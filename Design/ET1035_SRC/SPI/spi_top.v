==> flow/design.v <==
`timescale 1ns / 1ps
module spi_controller(
    input PCLK,
    input PSEL,
	input PRESETn,
	input PWRITE,
	input [7:0] PADDR,
	input [31:0] PWDATA,      
	input [31:0] MRDATA,      
	input [7:0]SPISR,             
    output wire clk,
	output reg [7:0]MADDR=0,
	output reg [31:0]MWDATA=0,                     
	output reg [31:0]PRDATA=0,
	output reg [7:0]SPICR_1,      
	output reg [7:0]SPICR_2,      
	output reg [7:0]SPIBDR      
    );
	assign clk = (divisor == 4'd1) ? PCLK : clk_2;
    reg [1:0] current_state, next_state;
    reg clk_2;
    reg [31:0] counter = 4'd0;
    reg [31:0] divisor = 4'd0;
    always @(posedge PCLK) begin
        if (PRESETn || SPISR[0]==1) begin
            SPICR_1 <= 8'b0;
            SPICR_2 <= 8'b0;
            SPIBDR <= 8'b0;
            MADDR <= 32'b0;
            MWDATA <= 32'b0;
            PRDATA <= 32'b0;
        end else if (PSEL == 1'b1) begin
        if (PADDR[7:0] == 8'h00 && PWRITE == 1 && SPISR[5]==1) begin
                SPICR_1[7:0] <= PWDATA[7:0];           
                SPICR_2[7:0] <= PWDATA[15:8];          
                SPIBDR[7:0] <= PWDATA[23:16];          
        end else if (PADDR[7:0] == 8'h04 && PWRITE == 1 && SPISR[5]==1) begin
                MWDATA[31:0] <= PWDATA[31:0];
        end else if (PADDR[7:0] == 8'h08 && PWRITE == 0) begin
                PRDATA <= {24'b0, SPISR};
        end else if (PADDR[7:0] == 8'h0C && PWRITE == 0) begin
                 PRDATA <= MRDATA; 
        end else begin
            MADDR <= PADDR;
        end
    end
  end  
    always@(posedge PCLK)
    begin
        if (PRESETn) begin
            divisor <= 32'd0;
        end else begin
        if(SPIBDR[6:4]==3'b000 && SPIBDR[2:0]==3'b000)
            divisor <= 32'd1;
        else if(SPIBDR[6:4]==3'b000 && SPIBDR[2:0]==3'b001)
            divisor <= 32'd2;
        else if(SPIBDR[6:4]==3'b000 && SPIBDR[2:0]==3'b010)
            divisor <= 32'd10;
        else if(SPIBDR[6:4]==3'b000 && SPIBDR[2:0]==3'b011)
            divisor <= 32'd100000000;
        else
            divisor <= 32'd1;
        if(divisor>32'd1)
         begin
             counter <= counter + 32'd1;
             if(counter >= (divisor-1))
             counter <= 32'd0;
             clk_2 <= (counter<divisor/2)?1'b1:1'b0;
         end 
        else
         begin
            clk_2 <= 0;
         end
    end
  end    
endmodule
`timescale 1ns / 1ps
module spi_master(
input PCLK,
input PRESETn,
input miso,
input [7:0]MADDR,
input [31:0]MWDATA,
input [7:0]SPICR_1,                  
input [7:0]SPICR_2,                  
output reg [7:0]SPISR,         
output reg [31:0]MRDATA,
output reg ss,
output reg sclk,
output reg mosi
    );
reg [3:0] count1=4'b0,count2=4'b0; 
reg [2:0] scount=3'b0;
reg [7:0]SPIDR_W[0:3];
reg [7:0]SPIDR_R[0:3];
reg [7:0]temp;
reg [3:0]dcount;
localparam idle=3'b000, setup = 3'b001, write = 3'b010, read = 3'b011, delay = 3'b100, delay1 = 3'b101;
reg [2:0]current_state,next_state;
always @(posedge PCLK) begin
    if (PRESETn) begin
        sclk <= 0;
    end else if (current_state == write || current_state == read) begin
        sclk <= ~sclk ;  
    end 
    else begin
        sclk <= 0;  
    end
end
always @(posedge PCLK)
begin
    if(PRESETn)
    begin
        current_state <= idle;
    end
    else
    begin
        current_state <= next_state;
    end
end
	always@(posedge PCLK)
	begin
		case(current_state)
			idle:
			begin
			    SPISR =8'h20;        
			    mosi <= 0;
			    ss = 1 ;
			    count1=4'b0;
			    count2=4'b0;
			    scount=3'b0;
			    dcount=4'b0;
			    if(PRESETn==1)            
                begin
                    next_state<=idle;
                end
                else if(SPICR_1[6]==1 && MWDATA)
                begin
                    SPIDR_W[0][7:0]<=0;
                    SPIDR_W[1][7:0]<=0;
                    SPIDR_W[2][7:0]<=0;
                    SPIDR_W[3][7:0]<=0;
                    next_state <= setup;
                end
                else if(SPICR_1[6]==1 && ~SPICR_2[0])
                begin                   
                    SPIDR_R[0][7:0]<=0;
                    SPIDR_R[1][7:0]<=0;
                    SPIDR_R[2][7:0]<=0;
                    SPIDR_R[3][7:0]<=0;  
                    next_state <= setup;
                end
                else
                begin
                    next_state <= idle;
                end
            end
			setup:
			begin
			     if(SPICR_1[1]==1'b1)
			     begin
			        ss= 0;                               
			     end
                 if(SPICR_1[4]==1'b1 && SPICR_2[0]==1'b1 && SPISR[5]==1'b1)
                 begin
                    SPISR[7] = 1'b1;    
                    if(SPICR_1[0]==1)                       
                    begin
                        temp = {MWDATA[0],MWDATA[1],MWDATA[2],MWDATA[3],MWDATA[4],MWDATA[5],MWDATA[6],MWDATA[7]};
                        SPIDR_W[0][7:0]= temp;
                        temp = {MWDATA[8],MWDATA[9],MWDATA[10],MWDATA[11],MWDATA[12],MWDATA[13],MWDATA[14],MWDATA[15]};
                        SPIDR_W[1][7:0]= temp;
                        temp = {MWDATA[16],MWDATA[17],MWDATA[18],MWDATA[19],MWDATA[20],MWDATA[21],MWDATA[22],MWDATA[23]};
                        SPIDR_W[2][7:0]= temp;
                        temp = {MWDATA[24],MWDATA[25],MWDATA[26],MWDATA[27],MWDATA[28],MWDATA[29],MWDATA[30],MWDATA[31]};
                        SPIDR_W[3][7:0]= temp;
                    end
                    else if(SPICR_1[0]==0)                  
                    begin
                        SPIDR_W[3][7:0]<= MWDATA[7:0];
                        SPIDR_W[2][7:0]<= MWDATA[15:8];
                        SPIDR_W[1][7:0]<= MWDATA[23:16];
                        SPIDR_W[0][7:0]<= MWDATA[31:24];
                    end
                    next_state <= write;
                 end
                 else if(SPICR_1[4] == 1'b0 && SPICR_2[0]==1'b0)
		         begin
			         next_state <= read;
		         end
		         else if(SPICR_1[6]==0)
		         begin
	                 next_state <= idle;
		         end
			end
			write:
			begin
				if(scount<3'd4)
				begin
				   if(count1<4'd8)                              
				   begin
				       SPISR[5] = 1'b0;                        
				       SPISR[7] = 1'b0;                        
					   if(sclk==0)
				       begin
					   mosi<=SPIDR_W[scount][4'h7-count1];
					   count1=count1+1'b1;
					   end
				   end
				   if(count1==4'd8)                       
				   begin						
					  count1=0;
					  scount=scount+1;
					  next_state<=write;
				   end
			   end
			   else if(scount==3'd4)
			   begin
			       scount=3'b0;
			       SPISR[0] = 1'b1; 
			       next_state<=idle;
			   end
	    	   else if(SPICR_1[6]==1'b0)
			   begin
			        next_state<=idle;
			   end
		    end
			read:
			begin
			    if(scount<3'd4)
			    begin
				    if(count2<4'd8)                             
				    begin
					   if(sclk==0)
				       begin
					   SPIDR_R[scount][4'h7-count2]<=miso;
					   count2=count2+1'b1;
					   end
				    end
				    if(count2==4'd8)
				    begin   
					   count2=0;
					   scount=scount+1;					
					   next_state<=read;
				    end
			     end
			if(scount==3'd4)
			begin
			     scount=3'b0;                        	
			     MRDATA[7:0]=SPIDR_R[3][7:0];
			     MRDATA[15:8]=SPIDR_R[2][7:0];
			     MRDATA[23:16]=SPIDR_R[1][7:0];
			     MRDATA[31:24]=SPIDR_R[0][7:0];
			     SPISR[6] = 1'b1;                   
			     next_state<=delay;
			end
		end
		delay: begin                        
		       if(dcount==4'b1010)begin
		        dcount=0;
		        next_state<=delay1;
		        end
		        else begin 
		        dcount = dcount+1;
		        next_state<=delay;
                end
		       end
		delay1: begin
		       SPISR[0] = 1'b1;
		       next_state<=idle;
		       end
    		default:
			begin
				next_state<=idle;
			end
		endcase
	end
endmodule
`timescale 1ns / 1ps
module spi_top (
    input wire PRESETn,
    input wire PSEL,
	input wire PCLK,
	input wire PENABLE,
	input wire PWRITE,
	input wire [7:0] PADDR,
	input wire [31:0] PWDATA,
	input wire miso,
	output wire [31:0] PRDATA,
	output wire ss,
	output wire sclk,
	output wire mosi
    );
    wire clk;
    wire [31:0] MWDATA,MRDATA;  
    wire [7:0] MADDR;
    wire [7:0]SPICR_1,SPICR_2,SPIBDR,SPISR;
    spi_controller controller(
    .PCLK(PCLK),
    .PSEL(PSEL),
	.PRESETn(PRESETn),
	.PWRITE(PWRITE),
	.PADDR(PADDR),
	.PWDATA(PWDATA),
	.MRDATA(MRDATA), 
	.SPISR(SPISR),    
	.clk(clk),
	.MADDR(MADDR),
	.MWDATA(MWDATA),                     
	.PRDATA(PRDATA),
	.SPICR_1(SPICR_1),
	.SPICR_2(SPICR_2),
	.SPIBDR(SPIBDR)
    );
    spi_master master(
    .PCLK(clk),
    .PRESETn(PRESETn),
    .miso(miso),
    .MADDR(MADDR),
    .MWDATA(MWDATA),
    .SPICR_1(SPICR_1),                     
    .SPICR_2(SPICR_2),                     
    .SPISR(SPISR),                         
    .MRDATA(MRDATA),
    .ss(ss),
    .sclk(sclk),
    .mosi(mosi)  
    );
endmodule
# Tool chain data of spi_top
# The steps from the RTL of spi_top to its reports follow in flow order.
# Line numbers count from 1 in the design file above.
# Operators carry their Yosys type and port widths (W data, S select, Z words).
# Cell names lack the library's common part.
# The mark - stands for no value.
[setup]
top_module = "spi_top"
clk_port = "PCLK"
cell_library = "sky130hd"
corner = "tt_025C_1v80"

# Elaborated design
# Counts by Yosys on the flattened word-level netlist (proc, flatten, opt, wreduce). Print and check cells are left out.
# Yosys's memory passes give these memory sizes; they may raise the number of words (mostly to a power of two), join words into wider ones and drop unused or constant bits.
[word_totals]
mem_bits_ro = 0
ff_bits = 199
inputBits = 46
wordCells = 244
latch_bits = 0
n_memories = 1
ramBits = 32
out_inout_bits = 35
[memory_table]
columns = ["name", "size", "word_bits", "line", "source"]
rows = [
  ["master.SPIDR_R", 4, 8, 95, "reg [7:0]SPIDR_R[0:3];"],
]
[op_classes]
logic = 8
n_mul = 0
n_shift = 3
n_cmp = 6
add_sub_neg = 8
div_mod_pow = 0
reduce_and_logical = 51
n_eq = 35
n_mux = 104
[ops]
columns = ["operator", "n"]
rows = [
  ["$mux W8", 28],
  ["$mux W32", 2],
  ["$pmux W8 S2", 4],
  ["$mux W4", 14],
  ["$mux W3", 18],
  ["$logic_and A1 B32 Y1", 1],
  ["$add A32 B1 Y32 const B", 1],
  ["$lt A32 B26 Y1", 1],
  ["$ge A32 B32 Y1", 1],
  ["$pmux W8 S4", 1],
  ["$sub A27 B1 Y28 const B", 1],
  ["$gt A27 B1 Y1 const B", 1],
  ["$eq A27 B1 Y1 const B", 1],
  ["$mux W27", 1],
  ["$pmux W4 S2", 3],
  ["$mux W1", 19],
  ["$reduce_and A4 Y1", 4],
  ["$eq A8 B4 Y1 const B", 2],
  ["$reduce_and A3 Y1", 5],
  ["$pmux W3 S5", 1],
  ["$logic_and A1 B1 Y1", 14],
  ["$reduce_and A2 Y1", 7],
  ["$ne A2 B2 Y1 const B", 6],
  ["$eq A3 B2 Y1 const B", 4],
  ["$eq A3 B3 Y1 const B", 4],
  ["$add A4 B1 Y4 const B", 3],
  ["$eq A4 B4 Y1 const B", 3],
  ["$mux W2", 6],
]
# Other operator kinds: 28; their cells: 59.

# Depth
# Depth = most cells in a row (Yosys ltp): at word level without a register or memory, in the mapped netlist without a sequential cell, where the memories' decode and read muxes count.
[depth]
ltp_word = 12
ABC_AREA = 0
ltp_mapped = 13
mapped_depth_nobuf = 12

# Mapped cells and area
# The flow's flattened synthesis, as Yosys stat reports it; memories are mapped. The netlist is that of the ABC_AREA named above (0 if unset); the other value can give another one.
[by_type]
columns = ["cell_type", "n"]
rows = [
  ["edfxtp_1", 153],
  ["dfxtp_1", 83],
  ["ha_1", 68],
  ["nand2_1", 149],
  ["mux2i_1", 46],
  ["a21oi_1", 88],
  ["nor2_1", 95],
  ["nand3_1", 53],
  ["a211oi_1", 33],
  ["nor3_1", 47],
  ["clkbuf_1", 57],
  ["o21ai_0", 40],
  ["xor2_1", 21],
  ["inv_1", 36],
  ["xnor2_1", 15],
  ["nand4_1", 19],
  ["mux4_2", 4],
  ["nor4_1", 14],
]
# Other cell types: 41; their cells: 116.
[synth_totals]
n_buf = 64
ff_cells = 236
yosys_area_mm2 = 0.0117513
seq_area_mm2 = 0.006256
cell_count = 1137
# The figures by module come from a second, unflattened synthesis with its own total; it is not the netlist above.
[unflattened]
hier_cells = 1262
hier_area_mm2 = 0.0126834
# Each row is one instance without its submodules.
[modules]
columns = ["mod", "n_cells", "mod_seq_area_mm2", "n_inst", "mod_area_mm2"]
rows = [
  ["spi_controller", 753, 0.0029929, 1, 0.0066877],
  ["spi_master", 509, 0.0036835, 1, 0.0059958],
  ["spi_top", 0, 0, 1, 0],
]

# Below are 2 stored runs of the flow (Yosys, OpenROAD; platform sky130hd) on spi_top, each with its settings and what was measured, unordered. Constraints: input delay and output delay 20% of the set period each, output load 0.01 pF.
# "achievedPeriod_ns": clock period set for the run, less the worst setup slack. It is reckoned from that one timing run; input and output delays stay at 20% of the period that was set.
# "timing.worst_path_ns": the worst setup path's part of the clock period (all of it between registers, 20% less for each end at a port) less its slack. A launch clock that arrives late makes it longer, a capture clock that arrives late makes it shorter.
# "fin_power_mw": no workload was simulated; the value follows from the tool's default switching activity.

[[run]]
name = "entry A"
[run.settings]
period_ns = 2.41
CORE_UTILIZATION = 52
PLACE_DENSITY = 0.77
CORE_ASPECT_RATIO = 0.62
CORE_MARGIN = 6
CELL_PAD_IN_SITES_GLOBAL_PLACEMENT = 0
TNS_END_PERCENT = 95
ABC_AREA = 0
GPL_ROUTABILITY_DRIVEN = 1
CTS_CLUSTER_DIAMETER = 34
CAP_MARGIN = 20
SLEW_MARGIN = 25
MAX_ROUTING_LAYER = "met4"
[run.results]
achievedPeriod_ns = 2.779
tns_setup_ns = -10.471
util_frac = 0.714
setup_ws_ns = -0.369
synth_area_mm2 = 0.0117513
timing.worst_path_ns = 2.78
critical_path_type = "flip-flop to flip-flop"
ws_hold_ns = 0.291
fin_power_mw = 8.438
final_stdcell_area_mm2 = 0.0155424
dieArea_mm2 = 0.026454

[[run]]
name = "entry B"
[run.settings]
period_ns = 2.9
CORE_UTILIZATION = 52
SETUP_SLACK_MARGIN = -0.15
PLACE_DENSITY_LB_ADDON = 0.22
CAP_MARGIN = 0
SLEW_MARGIN = 40
MAX_ROUTING_LAYER = "met5"
CORE_MARGIN = 2
[run.results]
achievedPeriod_ns = 2.859
tns_setup_ns = 0.000
util_frac = 0.627
setup_ws_ns = 0.041
synth_area_mm2 = 0.0117513
timing.worst_path_ns = 2.86
critical_path_type = "flip-flop to flip-flop"
ws_hold_ns = 0.401
fin_power_mw = 6.521
final_stdcell_area_mm2 = 0.0140635
dieArea_mm2 = 0.0238177
